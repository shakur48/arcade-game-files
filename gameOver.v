==> flow/design.v <==
module hvsync_Generator(clk, reset, hsync, vsync, display_on, hpos, vpos);
  input clk;
  input reset;
  output reg hsync, vsync;
  output display_on;
  output reg [8:0] hpos;
  output reg [8:0] vpos;
  parameter H_DISPLAY       = 256;  
  parameter H_BACK          =  23;  
  parameter H_FRONT         =   7;  
  parameter H_SYNC          =  23;  
  parameter V_DISPLAY       = 240;  
  parameter V_TOP           =   5;  
  parameter V_BOTTOM        =  14;  
  parameter V_SYNC          =   3;  
  parameter H_SYNC_START    = H_DISPLAY + H_FRONT;
  parameter H_SYNC_END      = H_DISPLAY + H_FRONT + H_SYNC - 1;
  parameter H_MAX           = H_DISPLAY + H_BACK + H_FRONT + H_SYNC - 1;
  parameter V_SYNC_START    = V_DISPLAY + V_BOTTOM;
  parameter V_SYNC_END      = V_DISPLAY + V_BOTTOM + V_SYNC - 1;
  parameter V_MAX           = V_DISPLAY + V_TOP + V_BOTTOM + V_SYNC - 1;
  wire hmaxxed = (hpos == H_MAX) || reset;	 
  wire vmaxxed = (vpos == V_MAX) || reset;	 
  always @(posedge clk)
  begin
    hsync <= (hpos>=H_SYNC_START && hpos<=H_SYNC_END);
    if(hmaxxed)
      hpos <= 0;
    else
      hpos <= hpos + 1;
  end
  always @(posedge clk)
  begin
    vsync <= (vpos>=V_SYNC_START && vpos<=V_SYNC_END);
    if(hmaxxed)
      if (vmaxxed)
        vpos <= 0;
      else
        vpos <= vpos + 1;
  end
  assign display_on = (hpos<H_DISPLAY) && (vpos<V_DISPLAY);
endmodule
module game_Over(digit, yofs, bits);
  input [3:0] digit;		 
  input [2:0] yofs;		 
  output [4:0] bits;		 
  reg [4:0] bitarray[0:15][0:4];  
  assign bits = bitarray[digit][yofs];	 
  integer i,j;
  initial begin 
    bitarray[0][0] = 5'b11111;  
    bitarray[0][1] = 5'b10000;
    bitarray[0][2] = 5'b10111;
    bitarray[0][3] = 5'b10001;
    bitarray[0][4] = 5'b11111;
    bitarray[1][0] = 5'b01110;  
    bitarray[1][1] = 5'b10001;
    bitarray[1][2] = 5'b11111;
    bitarray[1][3] = 5'b10001;
    bitarray[1][4] = 5'b10001;
    bitarray[2][0] = 5'b11011;  
    bitarray[2][1] = 5'b11011;
    bitarray[2][2] = 5'b11111;
    bitarray[2][3] = 5'b10101;
    bitarray[2][4] = 5'b10001;
    bitarray[3][0] = 5'b11111;  
    bitarray[3][1] = 5'b10000;
    bitarray[3][2] = 5'b11111;
    bitarray[3][3] = 5'b10000;
    bitarray[3][4] = 5'b11111;
    bitarray[4][0] = 5'b00000; 
    bitarray[4][1] = 5'b00000;
    bitarray[4][2] = 5'b00000;
    bitarray[4][3] = 5'b00000;
    bitarray[4][4] = 5'b00000;
    bitarray[5][0] = 5'b11111;  
    bitarray[5][1] = 5'b10001;
    bitarray[5][2] = 5'b10001;
    bitarray[5][3] = 5'b10001;
    bitarray[5][4] = 5'b11111;
    bitarray[6][0] = 5'b10001;  
    bitarray[6][1] = 5'b10001;
    bitarray[6][2] = 5'b10001;
    bitarray[6][3] = 5'b11011;
    bitarray[6][4] = 5'b01110;
    bitarray[7][0] = 5'b11111;  
    bitarray[7][1] = 5'b10000;
    bitarray[7][2] = 5'b11111;
    bitarray[7][3] = 5'b10000;
    bitarray[7][4] = 5'b11111;
    bitarray[8][0] = 5'b11111;  
    bitarray[8][1] = 5'b10001;
    bitarray[8][2] = 5'b11110;
    bitarray[8][3] = 5'b10011;
    bitarray[8][4] = 5'b10001;
    for (i = 9; i <= 15; i++)
      for (j = 0; j <= 4; j++) 
        bitarray[i][j] = 0; 
  end
endmodule
module test_words_top(clk, reset, hsync, vsync, rgb);
  input clk, reset;
  output hsync, vsync;
  output [2:0] rgb;
  wire display_on;
  wire [8:0] hpos;
  wire [8:0] vpos;
  hvsync_Generator hvsync_gen(
    .clk(clk),
    .reset(reset),
    .hsync(hsync),
    .vsync(vsync),
    .display_on(display_on),
    .hpos(hpos),
    .vpos(vpos)
  );
  wire [3:0] go_digit = hpos[7:4];
  wire [2:0] go_xofs = hpos[3:1] ;
  wire [2:0] go_yofs = vpos[3:1];
  wire [4:0] go_bits;
  game_Over numbers(
    .digit(go_digit),
    .yofs(go_yofs),
    .bits(go_bits)
  );
  wire r = display_on && 0;
  wire g = display_on && go_bits[go_xofs ^ 3'b111];
  wire b = display_on && 0;
  assign rgb = {b,g,r};
endmodule
From RTL to reports: test_words_top
Tool output for the design above, in the order of the flow.
Line numbers count from 1 in the design file above.
Operators carry their Yosys type and port widths (W data, S select, Z words).
Cell names lack the library's common part.
Not given: --
Set-up
  top module: test_words_top
  clock input: clk
  cell library: sky130hd
  library corner: tt_025C_1v80

Word-level counts
Yosys after proc, flatten, opt, wreduce and memory -nomap, before mapping. Enables and synchronous resets that opt folds into registers are not counted as muxes. Memory bits, and registers merged into a memory's read port (data or address), are not among the register bits. Print and check cells are not counted. Equal cells are merged and count once.
Yosys's memory passes give these memory sizes; they may raise the number of words (mostly to a power of two), join words into wider ones and drop unused or constant bits.
Operators by class
  add/sub/neg operators: 3
  equal/unequal tests: 2
  $lt $le $gt $ge: 6
  bitwise gates (word level): 1
  shift-type cells: 1
  reduce/logical cells: 7
  multiply operators: 1
Operator list (number)
  $logic_and A1 B32 Y1 const B: 1
  $mul A4 B3 Y7 const B: 1
  $add A9 B1 Y9 const B: 2
  $le A9 B9 Y1 const B: 2
  $eq A9 B9 Y1 const B: 2
  $ge A9 B8 Y1 const B: 1
  $lt A9 B8 Y1 const B: 1
  $ge A9 B9 Y1 const B: 1
  $lt A9 B9 Y1 const B: 1
  $add A7 B3 Y7: 1
  $shiftx A5 B3 Y1: 1
  $logic_and A1 B1 Y1: 4
  $not A3 Y3: 1
  $logic_or A1 B1 Y1: 2
Storage and ports
  ROM bits: 400
  output and inout port bits: 5
  bits in registers: 20
  word-level cells: 26
  memory cells: 1
Memories
  numbers.bitarray: depth 80, width 5, rd ports 1, wr ports 0, RTL line 47  | reg [4:0] bitarray[0:15][0:4];

Longest topological paths
Yosys ltp: most cells in a row. Word level: on the elaborated netlist, between registers, memories and ports. Mapped: between sequential cells and ports; inverters and the memories' decode and read muxes count.
Logic depth
  word-level depth: 3
  ABC_AREA: 1
  depth in mapped cells: 18

Synthesis result
Yosys stat after the flow's synthesis: flattened, memories mapped to cells. It holds for the ABC_AREA given above (unset counts as 0); a run with the other value may have another netlist.
The area totals of this step are shown rounded.
Mapped netlist
  buffers: 5
  area of sequential cells: 490 um^2
  mapped cells: 263
  mapped area: 1800 um^2
  flip-flop cells: 20
Cell types
  edfxtp_1: number 9, area in all 270.259 um^2
  ha_1: number 21, area in all 262.752 um^2
  nand2_1: number 65, area in all 243.984 um^2
  dfxtp_1: number 11, area in all 220.211 um^2
  inv_1: number 43, area in all 161.405 um^2
  nand3_1: number 28, area in all 140.134 um^2
  nor2_1: number 28, area in all 105.101 um^2
  o21ai_0: number 11, area in all 55.053 um^2
  a21oi_1: number 8, area in all 40.038 um^2
  nor3b_1: number 4, area in all 30.029 um^2
  o41ai_4: number 1, area in all 27.526 um^2
  buf_4: number 3, area in all 22.522 um^2
  fa_1: number 1, area in all 20.019 um^2
  nor3_1: number 4, area in all 20.019 um^2
  nor3_2: number 2, area in all 20.019 um^2
  nand2_2: number 3, area in all 18.768 um^2
  nand4_1: number 3, area in all 18.768 um^2
  nor4_1: number 3, area in all 18.768 um^2
Other cell types: 13; their cells: 15.

Timing after synthesis
OpenSTA on the mapped netlist: ideal clock, no wires. The path of least setup slack (recovery checks aside). Input and output delay are each 20% of the period. Register names are those of the netlist, which keeps one name where synthesis merged equal registers.
Path after synthesis
  path type: reg2out
  from: reg hvsync_gen.hpos[6]
  to: out rgb[1]
  path slack: 1.137 ns
  arrival: 2.511 ns
  required time: 3.648 ns
  launch time at the first pin: 0.000 ns
  clock period: 4.56 ns
  stages: 15
  delay of the path: 2.511 ns
  period reached after synthesis: 3.423 ns
"delay of the path" = arrival - input delay + setup time.
A path that ends at an output port has no setup time.
"stages" counts driving pins, that of a launching flip-flop among them; a cell with two outputs on the path counts twice.
"period reached after synthesis" = period - worst setup slack (recovery checks aside). The figure is calculated, with input and output delays left at 20% of the set period.
The rows between start and end are the longest chain of elaborated cells between them; the timing report does not say that the signal goes this way. Where chains are equally long, one stands for them.
A line is the first line of the expression or statement that the cell stems from. Yosys adds cells for indexed reads and writes and turns some case tables into memories.
The chain passes a memory read, where the word-level depth is cut; so it can be longer than that depth.
On the way, after synthesis
  cell sequence: dfxtp_1 -> ha_1 -> ha_1 -> inv_1 -> fa_1 -> buf_2 -> nand2_1 -> nand2_1 -> o21ai_1 -> o21ai_0 -> nand3_1 -> nand2_1 -> inv_1 -> a21oi_2 -> buf_4
  cells in the longest elaborated chain: 5
  elaborated cells on any way between the ends: 7
  classes of those cells: 1 x add/sub; 1 x mul; 1 x compare; 1 x shift; 2 x reduce/logical; 1 x memory
Ends and longest elaborated chain, after synthesis
  start, declared: RTL line 6  | output reg [8:0] hpos;
  start, assigned: RTL line 28  | hpos <= 0;
  start, assigned: RTL line 30  | hpos <= hpos + 1;
  $mul A4 B3 Y7: RTL line 48  | assign bits = bitarray[digit][yofs];
  $add A7 B3 Y7: RTL line 48
  $mem_v2 Z80 W5: RTL line 47  | reg [4:0] bitarray[0:15][0:4];
  $shiftx A5 B3 Y1: RTL line 127  | wire g = display_on && go_bits[go_xofs ^ 3'b111];
  $logic_and A1 B1 Y1: RTL line 127
  end, declared: RTL line 104  | output [2:0] rgb;
Nets of the timed path that keep an RTL name, with a line that drives or declares them; the list need not be complete.
Named nets, after synthesis (RTL line)
  g: 127

Worst path after layout
Path of least setup slack in the final report of flow run 1 (OpenROAD, finished layout, wires in). Where an end is a register, its clock arrival counts in the times.
Path post-layout
  path type: reg2out
  from: reg hvsync_gen.hpos[4]
  to: out rgb[1]
  stages: 17
  arrival: 2.78 ns
  clock period: 2.15 ns
  launch time at the first pin: 0.26 ns
  path slack: -1.06 ns
  required time: 1.72 ns
The rows between start and end are the longest chain of elaborated cells between them; the timing report does not say that the signal goes this way. Where chains are equally long, one stands for them.
The chain passes a memory read, where the word-level depth is cut; so it can be longer than that depth.
On the way, post-layout
  cell sequence: dfxtp_2 -> ha_4 -> ha_4 -> inv_1 -> fa_2 -> buf_6 -> buf_4 -> o21a_1 -> nand2_2 -> nand3_2 -> nand2_2 -> nand2_2 -> nand3_1 -> nand2_1 -> inv_2 -> a21oi_2 -> buf_2
  cells in the longest elaborated chain: 5
  elaborated cells on any way between the ends: 7
  classes of those cells: 1 x add/sub; 1 x mul; 1 x compare; 1 x shift; 2 x reduce/logical; 1 x memory
Ends and longest elaborated chain, post-layout
  start, declared: RTL line 6  | output reg [8:0] hpos;
  start, assigned: RTL line 28  | hpos <= 0;
  start, assigned: RTL line 30  | hpos <= hpos + 1;
  $mul A4 B3 Y7: RTL line 48  | assign bits = bitarray[digit][yofs];
  $add A7 B3 Y7: RTL line 48
  $mem_v2 Z80 W5: RTL line 47  | reg [4:0] bitarray[0:15][0:4];
  $shiftx A5 B3 Y1: RTL line 127  | wire g = display_on && go_bits[go_xofs ^ 3'b111];
  $logic_and A1 B1 Y1: RTL line 127
  end, declared: RTL line 104  | output [2:0] rgb;

FLOW RESULTS
============

Top module test_words_top; platform sky130hd; tools Yosys and OpenROAD; 2 stored runs in no particular order. Input and output delays are each 20% of the period that was set; the output load is 0.01 pF.
"achieved clock period" is the run's clock period less its worst setup slack. It is reckoned from that one timing run; input and output delays stay at 20% of the period that was set.
"worst setup path time" is the time allowed to the run's worst setup path (the clock period less input and output delay, where it has them) less its slack. Clock arrival times count: a late capture clock shortens it, a late launch clock lengthens it.
Results are given in rounded form.

Flow run 1
==> flow/run.sh <==
#!/bin/bash
# the make line also repeats the synthesis and layout settings of config.mk as NAME=value (left out here)
make -C /OpenROAD-flow-scripts/flow DESIGN_CONFIG=/design/flow/config.mk WORK_HOME=/design/flow/orfs CLKGATE_MAP_FILE= finish
==> flow/config.mk <==
export PLATFORM = sky130hd
export DESIGN_NAME = test_words_top
export DESIGN_NICKNAME = test_words_top
export VERILOG_FILES = /design/flow/design.v
export SDC_FILE = /design/flow/constraint.sdc
export NUM_CORES = 4
export LEC_CHECK = 0
export ABC_AREA = 1
export CAP_MARGIN = 20
export CELL_PAD_IN_SITES_GLOBAL_PLACEMENT = 1
export CORE_MARGIN = 2
export CORE_UTILIZATION = 28
export CTS_CLUSTER_DIAMETER = 345
export MAX_ROUTING_LAYER = met4
export PLACE_DENSITY_LB_ADDON = 0.07
export SETUP_SLACK_MARGIN = 0.15
export SLEW_MARGIN = 25
==> flow/constraint.sdc <==
create_clock -name core_clock -period 2.15 [get_ports {clk}]
set_input_delay 0.4300 -clock core_clock [delete_from_list [all_inputs] [get_ports {clk}]]
set_output_delay 0.4300 -clock core_clock [all_outputs]
set_load 0.01 [all_outputs]

==> results of flow run 1 <==
chip area after synthesis (Yosys): 1,800 um^2
die area: 7,100 um^2
utilization: 0.39
worst setup slack after layout: -1.1 ns
worst hold slack: 0.53 ns
achieved clock period: 3.214 ns
worst setup path time: 2.78 ns
worst setup path kind: reg2out

Flow run 2
==> flow/run.sh <==
#!/bin/bash
# the make line also repeats the synthesis and layout settings of config.mk as NAME=value (left out here)
make -C /OpenROAD-flow-scripts/flow DESIGN_CONFIG=/design/flow/config.mk WORK_HOME=/design/flow/orfs CLKGATE_MAP_FILE= finish
==> flow/config.mk <==
export PLATFORM = sky130hd
export DESIGN_NAME = test_words_top
export DESIGN_NICKNAME = test_words_top
export VERILOG_FILES = /design/flow/design.v
export SDC_FILE = /design/flow/constraint.sdc
export NUM_CORES = 4
export LEC_CHECK = 0
export CAP_MARGIN = 15
export CORE_MARGIN = 8
export CORE_UTILIZATION = 67
export CTS_CLUSTER_DIAMETER = 203
export GPL_TIMING_DRIVEN = 0
export MIN_ROUTING_LAYER = met2
export PLACE_DENSITY_LB_ADDON = 0.2
export SLEW_MARGIN = 20
export TNS_END_PERCENT = 50
==> flow/constraint.sdc <==
create_clock -name core_clock -period 2.47 [get_ports {clk}]
set_input_delay 0.4940 -clock core_clock [delete_from_list [all_inputs] [get_ports {clk}]]
set_output_delay 0.4940 -clock core_clock [all_outputs]
set_load 0.01 [all_outputs]

==> results of flow run 2 <==
chip area after synthesis (Yosys): 1,600 um^2
die area: 4,300 um^2
utilization: 0.82
worst setup slack after layout: -1.1 ns
worst hold slack: 0.50 ns
achieved clock period: 3.611 ns
worst setup path time: 3.12 ns
worst setup path kind: reg2out
